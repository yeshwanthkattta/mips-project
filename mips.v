==> flow/design.v <==
`timescale 1ns/10ps
module alu (a, b, alucont, result) ;
   input  [7:0] a, b ;
   input  [2:0] alucont ;
   output [7:0] result ;
   reg    [7:0] result ;
   wire   [7:0] b2, sum, slt ;
   assign b2 = alucont[2] ? ~b:b ; 
   assign sum = a + b2 + alucont[2] ;
   assign slt = sum[7] ;
   always@(*)
      case(alucont[1:0])
         2'b00: result <= a & b ;
         2'b01: result <= a | b ;
         2'b10: result <= sum ;
         2'b11: result <= slt ;
      endcase
endmodule
`timescale 1ns/10ps
module alucontrol( aluop, funct, alucont ) ;
   input  [1:0] aluop   ;
   input  [5:0] funct   ;
   output [2:0] alucont ;
   reg    [2:0] alucont ;
   always @(*)
      case(aluop)
         2'b00: alucont <= 3'b010;   
         2'b01: alucont <= 3'b110;   
         default: case(funct)        
                     6'b100000: alucont <= 3'b010;  
                     6'b100010: alucont <= 3'b110;  
                     6'b100100: alucont <= 3'b000;  
                     6'b100101: alucont <= 3'b001;  
                     6'b101010: alucont <= 3'b111;  
                     default:   alucont <= 3'b101;  
                  endcase
      endcase
endmodule
`timescale 1ns/10ps
module controller(clk, reset, op, zero, memread, memwrite, alusrca, memtoreg, iord, pcen, regwrite, regdst, pcsource, alusrcb, aluop, irwrite) ;
   input  [5:0]   op         ;	 
   input          clk, reset ;
   input          zero       ;
   output         alusrca    ;	 
   output [1:0]   alusrcb    ;	 
   output [1:0]   aluop      ;	 
   output         iord       ;	 
   output [3:0]   irwrite    ;	 
   output         memread    ;	 
   output         memwrite   ;	 
   output         memtoreg   ;	 
   output [1:0]   pcsource   ;	 
   output         regwrite   ;	 
   output	  regdst     ;	 
   output         pcen       ;
   reg 	       alusrca    ;
   reg [1:0]   alusrcb    ;	 
   reg [1:0]   aluop      ;	 
   reg         branch     ;	 
   reg         iord       ;	 
   reg [3:0]   irwrite    ;	 
   reg         memread    ;	 
   reg         memwrite   ;	 
   reg         memtoreg   ;	 
   reg [1:0]   pcsource   ;
   reg         regwrite   ;	 
   reg	       regdst     ;
   parameter      FETCH1  =  4'b0001;	 
   parameter      FETCH2  =  4'b0010;	 
   parameter      FETCH3  =  4'b0011;	 
   parameter      FETCH4  =  4'b0100;	 
   parameter      DECODE  =  4'b0101;    
   parameter      MEMADR  =  4'b0110;	 
   parameter      LBRD    =  4'b0111;	 
   parameter      LBWR    =  4'b1000;	 
   parameter      SBWR    =  4'b1001;	 
   parameter      RTYPEEX =  4'b1010;	 
   parameter      RTYPEWR =  4'b1011;	 
   parameter      BEQEX   =  4'b1100;	 
   parameter      JEX     =  4'b1101;	 
   parameter      ADDIWR  =  4'b1111;
   parameter      LB      =  6'b100000;	 
   parameter      SB      =  6'b101000;  
   parameter      RTYPE   =  6'b0;  
   parameter      BEQ     =  6'b000010;  
   parameter      J       =  6'b001000;  
   parameter      ADDI    =  6'b000100;
   reg [3:0] state, nextstate;
   reg pcwrite, pcwritecond;
   always @(posedge clk)
    if(reset)state <= FETCH1;
    else state <= nextstate;
   always @(*)
    begin
     case(state)
      FETCH1 : nextstate <= FETCH2;
      FETCH2 : nextstate <= FETCH3;
      FETCH3 : nextstate <= FETCH4;
      FETCH4 : nextstate <= DECODE;
      DECODE : case(op)
                LB : nextstate <= MEMADR;
                SB : nextstate <= MEMADR;
                ADDI : nextstate <= MEMADR;
                RTYPE : nextstate <= RTYPEEX;
                BEQ : nextstate <= BEQEX;
                J : nextstate <= JEX;
                default : nextstate <= FETCH1;
               endcase
      MEMADR : case(op)
                LB : nextstate <= LBRD;
                SB : nextstate <= SBWR;
                ADDI : nextstate <= ADDIWR;
                default : nextstate <= FETCH1;
               endcase
      LBRD   : nextstate <= LBWR;
      LBWR   : nextstate <= FETCH1;
      SBWR   : nextstate <= FETCH1;
      RTYPEEX: nextstate <= RTYPEWR;
      RTYPEWR: nextstate <= FETCH1;
      BEQEX  : nextstate <= FETCH1;
      JEX    : nextstate <= FETCH1;
      ADDIWR : nextstate <= FETCH1;
      default: nextstate <= FETCH1;
     endcase
    end
   always @(*)
    begin
     irwrite <= 4'b0000;
     pcwrite <= 0; pcwrite <=0;
     regwrite <= 0; regdst <= 0;
     memread <= 0; memwrite <= 0;
     alusrca <= 0; alusrcb <= 2'b00;
     aluop <= 2'b00; pcsource <= 2'b00;
     iord <= 0; memtoreg <= 0;
     branch <= 0;
     case(state)
      FETCH1:
       begin
        memread <= 1;
        irwrite <= 4'b0001;
        alusrcb <= 2'b01;
        pcwrite <= 1;
       end
      FETCH2:
       begin
        memread <= 1;
        irwrite <= 4'b0010;
        alusrcb <= 2'b01;
        pcwrite <= 1;
       end
      FETCH3:
       begin
        memread <= 1;
        irwrite <= 4'b0100;
        alusrcb <= 2'b01;
        pcwrite <= 1;
       end
      FETCH4:
       begin
        memread <= 1;
        irwrite <= 4'b1000;
        alusrcb <= 2'b01;
        pcwrite <= 1;
       end
      DECODE: alusrcb <= 2'b11;
      MEMADR: 
       begin
        alusrca <= 1;
        alusrcb <= 2'b10;
        aluop <= 2'b00;
       end
      LBRD:
       begin
        memread <= 1;
        iord <= 1;
       end
      LBWR:
       begin
        regdst <= 0; 
        regwrite <= 1;
        memtoreg <= 1;
       end
      SBWR:
       begin
        memwrite <= 1;
        iord <= 1;
       end
      ADDIWR:
       begin
        alusrca <= 0;
       end
      RTYPEEX:
       begin
        alusrca <= 1;
        alusrcb <= 2'b00;
        aluop <= 2'b10;
       end
      RTYPEWR:
       begin
        regdst <= 1;
        regwrite <= 1; 
        memtoreg <= 0;
       end
      BEQEX:
       begin
        alusrca <= 1;
        alusrcb <= 2'b00;
        aluop <= 2'b01;
        branch <= 1;
        pcsource <= 2'b01;
       end
      JEX:
       begin
        pcwrite <= 1;
        pcsource <= 2'b10;
       end
     endcase
   end
endmodule
`timescale 1ns/10ps
module datapath(clk, reset, memdata, alusrca, memtoreg, iord, pcen, regwrite, regdst, pcsource, alusrcb, irwrite, alucont, zero, instr, adr, writedata);
input clk, reset;
input [7:0] memdata;
input alusrca, memtoreg, iord, pcen, regwrite, regdst;
input [1:0] pcsource, alusrcb;
input [3:0] irwrite;
input [2:0] alucont;
output zero;
output [31:0] instr;
output [7:0] adr, writedata;
parameter CONST_ZERO = 8'b0;
parameter CONST_ONE = 8'b1;
wire [2:0] ra1, ra2, wa;
wire [7:0] pc, nextpc, md, rd1, rd2, wd, a, src1, src2, aluresult, aluout, constx4;
assign constx4 = {instr[5:0], 2'b00};
mux23        regmux(instr[18:16], instr[13:11], regdst, wa);
flopen      ir0(clk, irwrite[0], memdata[7:0], instr[7:0]);
flopen      ir1(clk, irwrite[1], memdata[7:0], instr[15:8]);
flopen      ir2(clk, irwrite[2], memdata[7:0], instr[23:16]);
flopen      ir3(clk, irwrite[3], memdata[7:0], instr[31:24]);
flopenr     pcreg(clk, reset, pcen, nextpc, pc);
flop        mdr(clk, memdata, md);
flop        areg(clk, rd1, a);
flop        wrd(clk, rd2, writedata);
flop        res(clk, aluresult, aluout);
mux2        adrmux(pc, aluout, iord, adr);
mux2        src1mux(pc, a, alusrca, src1);
mux4        src2mux(writedata, CONST_ONE, instr[7:0], constx4, alusrcb, src2);
mux4        pcmux(aluresult, aluout, constx4, CONST_ZERO, pcsource, nextpc);
mux2        wdmux(aluout, md, memtoreg, wd);
regfile     rf(clk, regwrite, ra1, ra2, wa, wd, rd1, rd2);
alu         alunlt(src1, src2, alucont, aluresult);
zerodetect  zd(aluresult, zero);
endmodule 
`timescale 1ns/10ps
module flop(clk, d, q);
input clk;
input [7:0] d;
output reg [7:0] q;
always@(posedge clk)
 q <= d;
endmodule
`timescale 1ns/10ps
module flopen(clk, en, d, q);
input clk, en;
input [7:0] d;
output reg [7:0] q;
always@(posedge clk)
 if (en) q <= d;
endmodule
`timescale 1ns/10ps
module flopenr(clk, reset, en, d, q);
input clk, reset, en;
input [7:0] d;
output reg [7:0] q;
always@(posedge clk)
 if (reset) q <= 0;
 else if (en) q <= d;
endmodule
`timescale 1ns/10ps
module mips(clk, reset, memdata, memread, memwrite, adr, writedata);
input               clk, reset;
input  [7:0]           memdata;
output       memread, memwrite;
output [7:0]    adr, writedata;
wire [31:0] instr;
wire zero, alusrca, memtoreg, iord, pcen, regwrite, regdst;
wire [1:0] aluop, pcsource, alusrcb;
wire [3:0]   irwrite;
wire [2:0]   alucont;
controller cont(clk, reset, instr[31:26], zero, memread, memwrite, alusrca, memtoreg, iord, pcen, regwrite, regdst, pcsource, alusrcb, aluop, irwrite);
alucontrol ac(aluop, instr[5:0], alucont);
datapath   dp(clk, reset, memdata, alusrca, memtoreg, iord, pcen, regwrite, regdst, pcsource, alusrcb, irwrite, alucont, zero, instr, adr, writedata);
endmodule
`timescale 1ns/10ps
module mux2(d0, d1, s, y);
input s;
input [7:0] d0, d1;
output [7:0] y;
assign y = s?d1 :d0;
endmodule
`timescale 1ns/10ps
module mux23(d0, d1, s, y);
input s;
input [2:0] d0, d1;
output [2:0] y;
assign y = s?d1 :d0;
endmodule
`timescale 1ns/10ps
module mux4( d0, d1, d2, d3, s, y);
input [1:0] s;
input [7:0] d0, d1, d2, d3;
output reg [7:0] y;
always@(*)
 case(s)
  2'b00 : y <= d0;
  2'b01 : y <= d1;
  2'b10 : y <= d2;
  2'b11 : y <= d3;
 endcase
endmodule 
`timescale 1ns/10ps
module regfile (clk, regwrite, ra1, ra2, wa, wd, rd1, rd2) ;
   input        clk ;
   input        regwrite ;   
   input  [2:0] ra1 ;	     
   input  [2:0] ra2 ;	     
   input  [2:0] wa  ;  	     
   input  [7:0] wd  ;	     
   output [7:0]  rd1, rd2 ;  
   reg  [7:0] REGS [(1<<2):0];
   always @(posedge clk)
      if (regwrite) REGS[wa] <= wd;	
   assign rd1 = ra1 ? REGS[ra1] : 0;    
   assign rd2 = ra2 ? REGS[ra2] : 0;    
endmodule
`timescale 1ns/10ps
module zerodetect(a, y);
input [7:0] a;
output y;
assign y = (a==0);
endmodule
---- From RTL to reports: mips ----
The steps from the RTL of mips to its reports follow in flow order.
Lines are those of the file above, counted from 1.
Operators: Yosys type, input widths -> output width; for muxes data width and select width s.
Not given: n/a
design
  design top .............................. mips
  clock port .............................. clk
  cell library ............................ sky130hd
  corner .................................. tt_025C_1v80

---- Word level ----
Source: Yosys, flattened and elaborated, memories not mapped. Widths are those after wreduce. Registers that Yosys merges into a memory's read port (data or address) are not register bits. Print and check cells do not count. Equal cells are merged and count once.
Memory sizes are those after Yosys's memory passes, which may raise the word count (mostly to a power of two), join words into wider ones and drop unused or constant bits.
bit counts
  bits in writable memories ............... 40
  elaborated cells ........................ 89
  memories kept ........................... 1
  bits of input ports ..................... 10
  clocked read ports x word width ......... 16
  output and inout bits ................... 18
  flip-flop bits (word level) ............. 53
cells by class
  add/subtract/negate cells ............... 2
  eq/ne operators ......................... 33
  multiplexer cells ....................... 27
  bitwise gates (word level) .............. 3
  reductions and logical operators ........ 15
memory list
  name        depth  width  read ports  write ports  RTL line  source
  dp.rf.REGS  5      8      2           1            331       reg  [7:0] REGS [(1<<2):0];
operators with widths
  cell                number
  $pmux 8 s4          3
  $eq 6x6->1 const B  7
  $mux 8              5
  $pmux 4 s8          1
  $pmux 4 s4          2
  $eq 4x4->1 const B  6
  $eq 4x3->1 const B  4
  $pmux 3 s5          1
  $eq 2x2->1 const B  6
  $pmux 4 s3          1
  $eq 2x1->1 const B  4
  $logic_not 2->1     4
  $eq 4x2->1 const B  2
  $add 8x1->8         1
  $add 8x8->8         1
  $and 8x8->8         1
  $or 8x8->8          1
  $not 8->8           1
  $pmux 2 s2          2
  $mux 1              8
  $reduce_bool 3->1   2
  $reduce_or 3->1     2
  $eq 6x2->1 const B  1
  $eq 6x3->1 const B  1
  $eq 6x4->1 const B  1
  $logic_not 6->1     1
  $pmux 3 s2          1
  $pmux 2 s3          1
Other operator kinds: 6; their cells: 9.

---- Longest topological paths ----
Longest topological path by Yosys (ltp), each cell counted once; first at word level (registers and memories cut), then after technology mapping (sequential cells cut; the memories' decode and read muxes count).
logic depth
  depth after elaboration ................. 11
  ABC_AREA ................................ 1
  gate-level depth with buffers ........... 15
  gate-level depth less buffers ........... 15

---- After synthesis ----
The flow's flattened synthesis, as Yosys stat reports it; memories are mapped. The netlist is that of the ABC_AREA named above (0 if unset); the other value can give another one.
Totals and module areas in this step are rounded.
cell types
  cell type                  number
  sky130_fd_sc_hd__dfxtp_1   22
  sky130_fd_sc_hd__edfxtp_1  14
  sky130_fd_sc_hd__nand2_1   47
  sky130_fd_sc_hd__nor2_1    47
  sky130_fd_sc_hd__inv_1     39
  sky130_fd_sc_hd__nand3_1   18
  sky130_fd_sc_hd__buf_4     8
  sky130_fd_sc_hd__nor2_4    4
  sky130_fd_sc_hd__nand2_4   3
  sky130_fd_sc_hd__nand2_2   5
  sky130_fd_sc_hd__nor2_2    5
  sky130_fd_sc_hd__nand3_2   3
  sky130_fd_sc_hd__nor3_1    6
  sky130_fd_sc_hd__o21ai_2   3
  sky130_fd_sc_hd__a21oi_1   5
  sky130_fd_sc_hd__ha_1      2
  sky130_fd_sc_hd__o21ai_0   5
  sky130_fd_sc_hd__o21ai_1   5
Not listed: further types 17, cells in them 24.
mapped netlist
  buffers ................................. 13
  mapped flip-flops ....................... 36
  cells in the netlist .................... 265
  cell area after synthesis ............... 2011 µm²
  area of sequential cells ................ 860.8 µm²

---- Worst setup path after synthesis ----
Path of least setup slack by OpenSTA after synthesis, without wires, with an ideal clock, recovery checks aside; 20% of the period is set as input and as output delay. Where synthesis merged equal registers, the netlist keeps one of their names.
timing after synthesis
  kind .................................... register -> register
  from .................................... reg dp.ir0.q[2]
  to ...................................... reg dp.res.q[6]
  stages on the path ...................... 13
  setup slack ............................. 1577 ps
  clock period ............................ 3430 ps
  data arrival time ....................... 1740 ps
  path buffers ............................ 0
  path delay .............................. 1853 ps
  library setup time ...................... 113 ps
  launch time at the first pin ............ 0 ps
  synthesis period reached ................ 1853 ps
"path delay" = arrival - input delay + setup time.
"stages on the path" counts driving pins, that of a launching flip-flop among them; a cell with two outputs on the path counts twice.
"synthesis period reached" = period - worst setup slack (recovery checks aside). The figure is calculated, with input and output delays left at 20% of the set period.
Between the ends stands the longest chain of elaborated cells between them, by number of cells; it is not shown to be the way that was timed. Of several equally long chains one is given.
Each line given opens the expression or statement behind the cell; cells for indexed reads and writes are added by Yosys, which also makes memories of some case tables.
on the way, after synthesis
  cells stage by stage .................... sky130_fd_sc_hd__edfxtp_1 > sky130_fd_sc_hd__inv_2 > sky130_fd_sc_hd__nor2_1 > sky130_fd_sc_hd__nand3_1 > sky130_fd_sc_hd__nand2_2 > sky130_fd_sc_hd__a21oi_4 > sky130_fd_sc_hd__ha_1 > sky130_fd_sc_hd__ha_1 > sky130_fd_sc_hd__nand3_1 > sky130_fd_sc_hd__nor2_4 > sky130_fd_sc_hd__nand3_1 > sky130_fd_sc_hd__nand3_1 > sky130_fd_sc_hd__nand2_1
  length of the longest elaborated chain .. 7
RTL lines, path after synthesis
  item             RTL line  source
  start, declared  267       output reg [7:0] q;
  start, assigned  269       if (en) q <= d;
  $eq 6x6->1       29        default: case(funct)
  $pmux 3 s5       29
  $pmux 3 s2       26        case(aluop)
  $mux 8           8         assign b2 = alucont[2] ? ~b:b ;
  $add 8x8->8      9         assign sum = a + b2 + alucont[2] ;
  $add 8x1->8      9
  $pmux 8 s4       12        case(alucont[1:0])
  end, assigned    261       q <= d;
  end, declared    259       output reg [7:0] q;

---- Timing after layout ----
From the final timing report of entry A: the path of least setup slack in the routed layout; clock arrival at registers is part of the times.
The report prints the path's times to 10 ps; the period is as set.
timing after layout
  kind .................................... register -> register
  from .................................... reg cont.state
  to ...................................... reg dp.res.q[4]
  setup slack ............................. 530 ps
  library setup time ...................... 110 ps
  data arrival time ....................... 2500 ps
  stages on the path ...................... 11
  path buffers ............................ 0
  clock period ............................ 2840 ps
  launch time at the first pin ............ 290 ps
An end named without its bit number is one bit of that signal or, where synthesis recoded a state register, one of its new flip-flops.
on the way, after layout
  cells stage by stage .................... sky130_fd_sc_hd__dfxtp_1 > sky130_fd_sc_hd__nor2_2 > sky130_fd_sc_hd__nand4_2 > sky130_fd_sc_hd__nor2_4 > sky130_fd_sc_hd__nand3_1 > sky130_fd_sc_hd__and2_1 > sky130_fd_sc_hd__ha_1 > sky130_fd_sc_hd__nand3_1 > sky130_fd_sc_hd__o21ai_0 > sky130_fd_sc_hd__nand2_1 > sky130_fd_sc_hd__o21ai_1
RTL lines, path after layout
  item             RTL line  source
  start, declared  88        reg [3:0] state, nextstate;
  start, assigned  91        if(reset)state <= FETCH1;
  start, assigned  92        else state <= nextstate;
  end, assigned    261       q <= d;
  end, declared    259       output reg [7:0] q;
Chain of elaborated cells between the ends: none given.

Design mips on sky130hd. What follows are 2 stored runs of the flow, each under its own settings; their order means nothing. The constraints put input and output delay at 20% of the set period each and load the outputs with 0.01 pF.
"time on the worst setup path": the worst setup path's part of the clock period (all of it between registers, 20% less for each end at a port) less its slack. A launch clock that arrives late makes it longer, a capture clock that arrives late makes it shorter.
"total power after layout": no workload was simulated; the value follows from the tool's default switching activity.
"time on the worst setup path" is given in steps of 10 ps.
The results are shown rounded.

======== entry A ========
==> flow/run.sh <==
#!/bin/bash
# the make line also repeats the synthesis and layout settings of config.mk as NAME=value (left out here)
make -C /OpenROAD-flow-scripts/flow DESIGN_CONFIG=/design/flow/config.mk WORK_HOME=/design/flow/orfs CLKGATE_MAP_FILE= finish
==> flow/config.mk <==
export PLATFORM = sky130hd
export DESIGN_NAME = mips
export DESIGN_NICKNAME = mips
export VERILOG_FILES = /design/flow/design.v
export SDC_FILE = /design/flow/constraint.sdc
export NUM_CORES = 4
export LEC_CHECK = 0
export ABC_AREA = 1
export CAP_MARGIN = 15
export CELL_PAD_IN_SITES_GLOBAL_PLACEMENT = 1
export CORE_ASPECT_RATIO = 1.55
export CORE_MARGIN = 9
export CORE_UTILIZATION = 57
export PLACE_DENSITY_LB_ADDON = 0.25
export SLEW_MARGIN = 20
export TNS_END_PERCENT = 5
==> flow/constraint.sdc <==
create_clock -name core_clock -period 2.84 [get_ports {clk}]
set_input_delay 0.5680 -clock core_clock [delete_from_list [all_inputs] [get_ports {clk}]]
set_output_delay 0.5680 -clock core_clock [all_outputs]
set_load 0.01 [all_outputs]

-------- measured, entry A --------
  utilization ............................. 67.8 %
  synthesis area .......................... 2011 µm²
  time on the worst setup path ............ 2310 ps
  worst setup path kind ................... register -> register
  worst slack on setup checks ............. 527 ps
  setup total negative slack .............. 0 ps
  total power after layout ................ 0.9979 mW
  total die area .......................... 6041 µm²
  worst hold slack after layout ........... 450 ps

======== entry B ========
==> flow/run.sh <==
#!/bin/bash
# the make line also repeats the synthesis and layout settings of config.mk as NAME=value (left out here)
make -C /OpenROAD-flow-scripts/flow DESIGN_CONFIG=/design/flow/config.mk WORK_HOME=/design/flow/orfs CLKGATE_MAP_FILE= finish
==> flow/config.mk <==
export PLATFORM = sky130hd
export DESIGN_NAME = mips
export DESIGN_NICKNAME = mips
export VERILOG_FILES = /design/flow/design.v
export SDC_FILE = /design/flow/constraint.sdc
export NUM_CORES = 4
export LEC_CHECK = 0
export ABC_AREA = 1
export CAP_MARGIN = 20
export CORE_ASPECT_RATIO = 1.15
export CORE_MARGIN = 5
export CORE_UTILIZATION = 23
export CTS_CLUSTER_DIAMETER = 182
export GPL_ROUTABILITY_DRIVEN = 0
export MAX_ROUTING_LAYER = met4
export PLACE_DENSITY_LB_ADDON = 0.23
export SETUP_SLACK_MARGIN = 0.62
export SLEW_MARGIN = 20
==> flow/constraint.sdc <==
create_clock -name core_clock -period 4.49 [get_ports {clk}]
set_input_delay 0.8980 -clock core_clock [delete_from_list [all_inputs] [get_ports {clk}]]
set_output_delay 0.8980 -clock core_clock [all_outputs]
set_load 0.01 [all_outputs]

-------- measured, entry B --------
  time on the worst setup path ............ 1700 ps
  worst setup path kind ................... register -> output
  utilization ............................. 27.9 %
  total die area .......................... 10720 µm²
  setup total negative slack .............. 0 ps
  total power after layout ................ 0.6519 mW
  synthesis area .......................... 2011 µm²
  worst hold slack after layout ........... 437 ps
  worst slack on setup checks ............. 1893 ps
